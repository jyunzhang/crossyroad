==> flow/design.v <==
module ob3(input CLOCK, input go, input [9:0]sw, input resetn, output [7:0]x, output [6:0]y, output [2:0]colour, output writeEn,output [2:0] current_state);
    wire ld_x, ld_y;
	wire [2:0] colour_load;
	wire [7:0] x_load;
	wire [6:0] y_load;
	wire enable_frame, enable_erase, enable_counter, colour_erase_enable, count_x_enable;
	wire done_plot;
	wire reset_counter, reset_load;
    datapath3 d0(
				.clk(CLOCK),
				.resetn(resetn),
				.count_x_enable(count_x_enable),
				.x(x_load),
				.y(y_load),
				.colour(colour_load),
				.x_out(x),
				.y_out(y),
				.colour_out(colour),
				.done_plot(done_plot)
				);
    control3 c0(
				.clk(CLOCK),
				.resetn(resetn),
				.go(go),
				.enable_erase(enable_erase),
				.done_plot(done_plot),
				.ld_x(ld_x),
				.ld_y(ld_y),
				.reset_counter(reset_counter),
				.enable_counter(enable_counter),
				.writeEn(writeEn),
				.colour_erase_enable(colour_erase_enable),
				.reset_load(reset_load),
				.count_x_enable(count_x_enable),
				.current_state(current_state)
	);
	load3 l0(
		.clk(CLOCK),
		.reset(reset_load),
		.colour_in(sw[9:7]),
		.colour_erase_enable(colour_erase_enable),
		.ld_x(ld_x),
		.ld_y(ld_y),
		.x(x_load),
		.y(y_load),
		.colour(colour_load)
	);
	delay_counter3 dc(
			.enable(enable_counter),
			.clk(CLOCK),
			.resetn(reset_counter),
			.enable_frame(enable_frame)
	);
	frame_counter3 f0(
			.enable(enable_frame),
			.clk(CLOCK),
			.resetn(reset_counter),
			.enable_out(enable_erase)
	);
endmodule
module control3(
    input clk,
    input resetn,
    input go,
	input enable_erase,
	input done_plot,
    output reg  ld_x, ld_y,
	output reg reset_counter, enable_counter,
	output reg writeEn,
	output reg colour_erase_enable,
	output reg reset_load,
	output reg count_x_enable,
	output reg [2:0] current_state
    );
    reg [2:0] next_state; 
    localparam  RESET = 4'd0,
				RESET_WAIT = 4'd1,
				PLOT = 4'd2,
				RESET_COUNTER = 4'd3,
				COUNT = 4'd4,
				ERASE = 4'd5,
				UPDATE = 4'd6;
    always@(*)
    begin: state_table 
            case (current_state)
                RESET: next_state = go ? RESET_WAIT : RESET;  
                RESET_WAIT: next_state = go ? RESET_WAIT : PLOT;  
                PLOT: next_state = done_plot ? RESET_COUNTER : PLOT;
				RESET_COUNTER : next_state = COUNT;
				COUNT: next_state = enable_erase ? ERASE : COUNT; 
                ERASE: next_state = done_plot ? UPDATE : ERASE; 
				UPDATE: next_state = PLOT;
            default: next_state = RESET;
        endcase
    end  
    always @(*)
    begin: enable_signals
        ld_x = 1'b0;
        ld_y = 1'b0;
		writeEn = 1'b0;
		reset_counter = 1'b1;
		reset_load = 1'b1;
		enable_counter = 1'b0;
		colour_erase_enable = 1'b0;
		count_x_enable = 1'b0;
        case (current_state)
            RESET: begin 
				reset_counter = 1'b0;
				reset_load = 1'b0;
			end
			PLOT: begin
				count_x_enable = 1'b1;
				writeEn = 1'b1;
			end
			RESET_COUNTER: 
				reset_counter = 1'b0;
			COUNT: enable_counter = 1'b1;
			ERASE: begin
				colour_erase_enable = 1'b1;
				count_x_enable = 1'b1;
				writeEn = 1'b1;
			end
			UPDATE: begin
				ld_x = 1'b1;
				ld_y = 1'b1;
			end
        endcase
    end  
    always@(posedge clk)
    begin: state_FFs
        if(!resetn)
            current_state <= RESET;
        else
            current_state <= next_state;
    end  
endmodule
module datapath3(
    input clk,
    input resetn,
	input count_x_enable,
    input [7:0] x,
    input [6:0] y,
    input [2:0] colour,
    output [7:0] x_out,
	output [6:0] y_out,
    output [2:0] colour_out,
	output reg done_plot
    );
    reg [2:0] count_x, count_y;
	wire enable_y;
	always @(*)
	begin
	if (count_x == 3'b111 && count_y == 3'b111)
		done_plot = 1'b1;
	else
		done_plot = 1'b0;
	end
	always @(posedge clk) begin
		if (!resetn) 
			count_x <= 3'b000;
		else if (count_x_enable)
			count_x <= count_x + 1'b1;
	end	
	assign enable_y = (count_x == 3'b111) ? 1 : 0;
	always @(posedge clk) begin
		if (!resetn)
			count_y <= 3'b000;
		else if (enable_y)
			count_y <= count_y + 1'b1;
	end
	assign x_out = x + count_x;
	assign y_out = y + count_y;
	assign colour_out = colour;
endmodule
module delay_counter3(enable, clk, resetn, enable_frame);
	  input enable, clk, resetn;
      output enable_frame;
	  reg [22:0] counter;
	  assign enable_frame = (counter == 0) ? 1 : 0;
	  always @(posedge clk)
	  begin
	       if (!resetn)
			      counter <= 73332;
			  else if (enable == 1'b1)
			  begin
					if (counter == 22'd0)
						counter <= 73332;
					else
						counter <= counter - 1'b1;
			  end
	  end
endmodule
module frame_counter3(enable, clk, resetn, enable_out);
	input enable, clk, resetn;
	output enable_out;
	reg [2:0] frames;
	assign enable_out= (frames == 3'b111) ? 1 : 0;
	always @ (posedge clk)
	begin	
		if (!resetn)
			frames <= 0;
		else if (enable == 1'b1)
		begin 
			if (frames == 3'b111)
				frames <= 0;
			else
			frames <= frames + 1;
			end
	end
endmodule
module load3(clk, reset, colour_in, colour_erase_enable, ld_x, ld_y,  x, y, colour);
	input clk, reset; 
	input [2:0] colour_in;
	input colour_erase_enable;
	input ld_x, ld_y;
	output reg [7:0] x;
	output reg [6:0] y;
	output reg [2:0] colour;
	reg vertical, horizontal;
	always @ (posedge clk) begin
        if (!reset) begin
            x <= 8'd0; 
            y <= 7'd25; 
			vertical <= 1'b1;  
			horizontal <= 1'b1;  
        end
        else begin
            if (ld_x) begin
				if (horizontal) begin
					if (x == 8'd156) begin
						horizontal <= 1'b0;
						x <= x - 1;
					end
					else 
						x <= x + 1;
				end	
				else begin
					if (x == 8'd0) begin
						horizontal <= 1'b1;
						x <= x + 1;
					end
					else 
						x <= x - 1;
				end
			end
         end
    end
	always @(*)
	begin
	if (colour_erase_enable)
		colour = 3'b000;
	else
		colour = colour_in;
	end
endmodule
Tool chain data of ob3
What the tools print for ob3, step after step.
Line numbers count from 1 in the design file above.
Operators carry their Yosys type and port widths (W data, S select, Z words).
Cell names lack the library's common part.
Not given: --

set-up
  top = ob3
  clock input = CLOCK
  standard-cell library = sky130hd
  library corner = tt_025C_1v80

Elaborated design
Yosys after proc, flatten, opt, wreduce and memory -nomap, before mapping. Enables and synchronous resets that opt folds into registers are not counted as muxes. Memory bits, and registers merged into a memory's read port (data or address), are not among the register bits. Print and check cells are not counted. Equal cells are merged and count once.

storage and ports
  register bits after elaboration = 44
  bits in latches = 0
  memory bits (writable) = 0
  ROM bits = 0
  clocked read ports x word width = 0
  memories = 0
  bits of input ports = 13
  output and inout port bits = 22
  word-level cells = 54

operators by class
  add/sub/neg operators = 8
  multiply operators = 0
  div/mod/pow operators = 0
  $lt $le $gt $ge = 0
  eq/ne operators = 10
  shifts and indexed selects = 0
  muxes and demuxes = 23
  bitwise operators = 0
  reduce/logical cells = 6

operators by type and width
  kind                     count
  $mux W8                  3
  $sub A23 B1 Y23 const B  1
  $logic_not A23 Y1        1
  $mux W23                 1
  $pmux W3 S7              1
  $eq A3 B3 Y1 const B     6
  $mux W1                  14
  $add A3 B1 Y3 const B    3
  $add A8 B1 Y8 const B    1
  $sub A8 B1 Y8 const B    1
  $add A8 B3 Y8            1
  $eq A8 B8 Y1 const B     1
  $logic_not A8 Y1         1
  $eq A3 B2 Y1 const B     2
  $add A5 B3 Y6 const A    1
  $mux W3                  2
  $reduce_or A2 Y1         2
  $mux W2                  2
  $eq A3 B1 Y1 const B     1
  $logic_not A3 Y1         1
  $logic_and A1 B1 Y1      1

Logic depth
Yosys ltp: most cells in a row. Word level: on the elaborated netlist, between registers, memories and ports. Mapped: between sequential cells and ports; inverters and the memories' decode and read muxes count.

logic depth
  depth after elaboration = 5
  ABC_AREA = 0
  mapped depth = 7
  gate-level depth less buffers = 7

Netlist
Yosys stat after the flow's synthesis: flattened, memories mapped to cells. It holds for the ABC_AREA given above (unset counts as 0); a run with the other value may have another netlist.
Totals and module areas in this step are rounded.

cell types
  cell      count  total area (µm²)
  dfxtp_1   44     880.845
  xnor2_1   23     201.443
  ha_1      14     175.168
  mux2i_1   12     120.115
  nor2_1    31     116.362
  nand2_1   29     108.854
  nor3_1    18     90.086
  a21oi_1   15     75.072
  nor4_1    9      56.304
  xor2_1    6      52.55
  and2_1    8      50.048
  nor2b_1   8      50.048
  or3_1     8      50.048
  nand4_1   7      43.792
  clkbuf_1  11     41.29
  inv_1     9      33.782
  o21ai_0   6      30.029
  a21o_1    3      22.522

Not listed: further types 31, cells in them 40.

mapped netlist
  standard cells after synthesis = 301
  mapped area = 2520 µm²
  area of sequential cells = 880.8 µm²
  mapped flip-flops = 44
  buffer cells = 14

The figures by module come from a second, unflattened synthesis with its own total; it is not the netlist above.

unflattened totals
  cell total of the unflattened synthesis = 332
  area (unflattened synthesis) = 2904 µm²

Each row is one instance without its submodules.

modules
  module          times used  cells  area (µm²)  seq. area (µm²)
  delay_counter3  1           137    1170        460.4
  load3           1           86     730.7       180.2
  datapath3       1           68     630.6       120.1
  control3        1           29     229.0       60.1
  frame_counter3  1           12     143.9       60.1
  ob3             1           0      0.0         0.0

Worst setup path after synthesis
Source: OpenSTA report_checks on the synthesized netlist (no wires, ideal clock, input and output delay 20% of the period each), path of least setup slack; recovery checks are left aside. Register names are those of the netlist, which keeps one name where synthesis merged equal registers.

timing after synthesis
  path kind = flip-flop to output port
  start point = register l0.x[0]
  end point = output x[6]
  period = 3420 ps
  output delay = 684 ps
  launch time at the first pin = 0 ps
  data arrival time = 1413 ps
  data required time = 2736 ps
  path slack = 1323 ps
  path delay = 1413 ps
  stages on the path = 6
  buffers on the path = 0
  synthesis period reached = 2097 ps

"path delay" = arrival - input delay + setup time.
At an output port there is no setup time.
"stages on the path" counts driving pins, that of a launching flip-flop among them; a cell with two outputs on the path counts twice.
"synthesis period reached" is the clock period less the worst setup slack; recovery checks do not enter. This is arithmetic on one report: input and output delays are still those of the set period (20% each).
Between the ends stands the longest chain of elaborated cells between them, by number of cells; it is not shown to be the way that was timed. Of several equally long chains one is given.
A line is the first line of the expression or statement that the cell stems from. Yosys adds cells for indexed reads and writes and turns some case tables into memories.
At most two assigning lines are given for a register; there are more.

on the way, after synthesis
  cell sequence = dfxtp_1 > ha_1 > fa_1 > a21o_1 > nand4_1 > xnor2_1
  cells in the longest elaborated chain = 1
  elaborated cells between the ends (all ways) = 1
  source lines of those cells = 1
  those cells by class = 1 x add/sub

RTL lines, path after synthesis
  what                line  text
  start: declaration  216   output reg [7:0] x;
  start: assignment   232   x <= x - 1;
  start: assignment   235   x <= x + 1;
  $add A8 B3 Y8       171   assign x_out = x + count_x;
  end: declaration    1     module ob3(input CLOCK, input go, input [9:0]sw, input resetn, output [7:0]x, output [6:0]y, output [2:0]colou ...

Path in the finished layout
From the final timing report of record 1: the path of least setup slack in the routed layout; clock arrival at registers is part of the times.
The path's times are printed in steps of 10 ps; the period is the one set.

timing post-layout
  path kind = flip-flop to flip-flop
  start point = register l0.x[1]
  end point = register l0.x[6]
  period = 2230 ps
  setup time = 130 ps
  launch time at the first pin = 290 ps
  data arrival time = 2330 ps
  data required time = 2390 ps
  path slack = 60 ps
  stages on the path = 10
  buffers on the path = 2

Between the ends stands the longest chain of elaborated cells between them, by number of cells; it is not shown to be the way that was timed. Of several equally long chains one is given.
At most two assigning lines are given for a register; there are more.

on the way, post-layout
  cell sequence = dfxtp_1 > buf_4 > inv_1 > ha_2 > or4b_4 > buf_4 > a2bb2oi_1 > a21oi_1 > o21ai_0 > nor3b_1
  cells in the longest elaborated chain = 3
  elaborated cells between the ends (all ways) = 7
  those cells by class = 2 x add/sub; 1 x eq/ne; 3 x mux; 1 x reduce/logical

RTL lines, path post-layout
  what                line  text
  start: declaration  216   output reg [7:0] x;
  start: assignment   232   x <= x - 1;
  start: assignment   235   x <= x + 1;
  $sub A8 B1 Y8       243   x <= x - 1;
  $mux W8             238   if (x == 8'd0) begin
  $mux W8             229   if (horizontal) begin
  end: assignment     232
  end: assignment     235
  end: declaration    216

Lab notebook: ob3

Flow measurements of ob3 on sky130hd: 2 stored runs with different settings, listed in no order. Input and output delays are each 20% of the period that was set; the output load is 0.01 pF.
By "achieved clock period" is meant the clock period of the run minus its worst setup slack. This is arithmetic on one report: input and output delays are still those of the set period (20% each).
"time used up by the worst setup path": the worst setup path's part of the clock period (all of it between registers, 20% less for each end at a port) less its slack. A launch clock that arrives late makes it longer, a capture clock that arrives late makes it shorter.
"total power of the final layout" is the tool's figure for a default switching activity; nothing was simulated.
"time used up by the worst setup path" is known to 10 ps.
Values from the reports are rounded here.
Settings: . = not set for that run.

name                                          record 1                record 2
period_ns                                     2.23                    2.46
CORE_UTILIZATION                              59                      19
PLACE_DENSITY_LB_ADDON                        0.15                    .
CORE_ASPECT_RATIO                             0.9                     .
CORE_MARGIN                                   5                       2
GPL_ROUTABILITY_DRIVEN                        0                       .
CTS_CLUSTER_DIAMETER                          204                     .
CAP_MARGIN                                    20                      20
SLEW_MARGIN                                   20                      20
utilization after routing (%)                 75.6                    24.2
total negative slack (ps)                     0                       0
post-synthesis cell area (µm²)                2520                    2520
die footprint (µm²)                           5680                    14200
achieved clock period (ps)                    2168                    2309
total power of the final layout (W)           0.001547                0.001456
worst hold slack after layout (ps)            482                     464
worst setup slack after layout (ps)           62                      151
time used up by the worst setup path (ps)     2170                    1820
class of the worst setup path                 flip-flop to flip-flop  flip-flop to output port
standard-cell area of the final layout (µm²)  3099                    3166
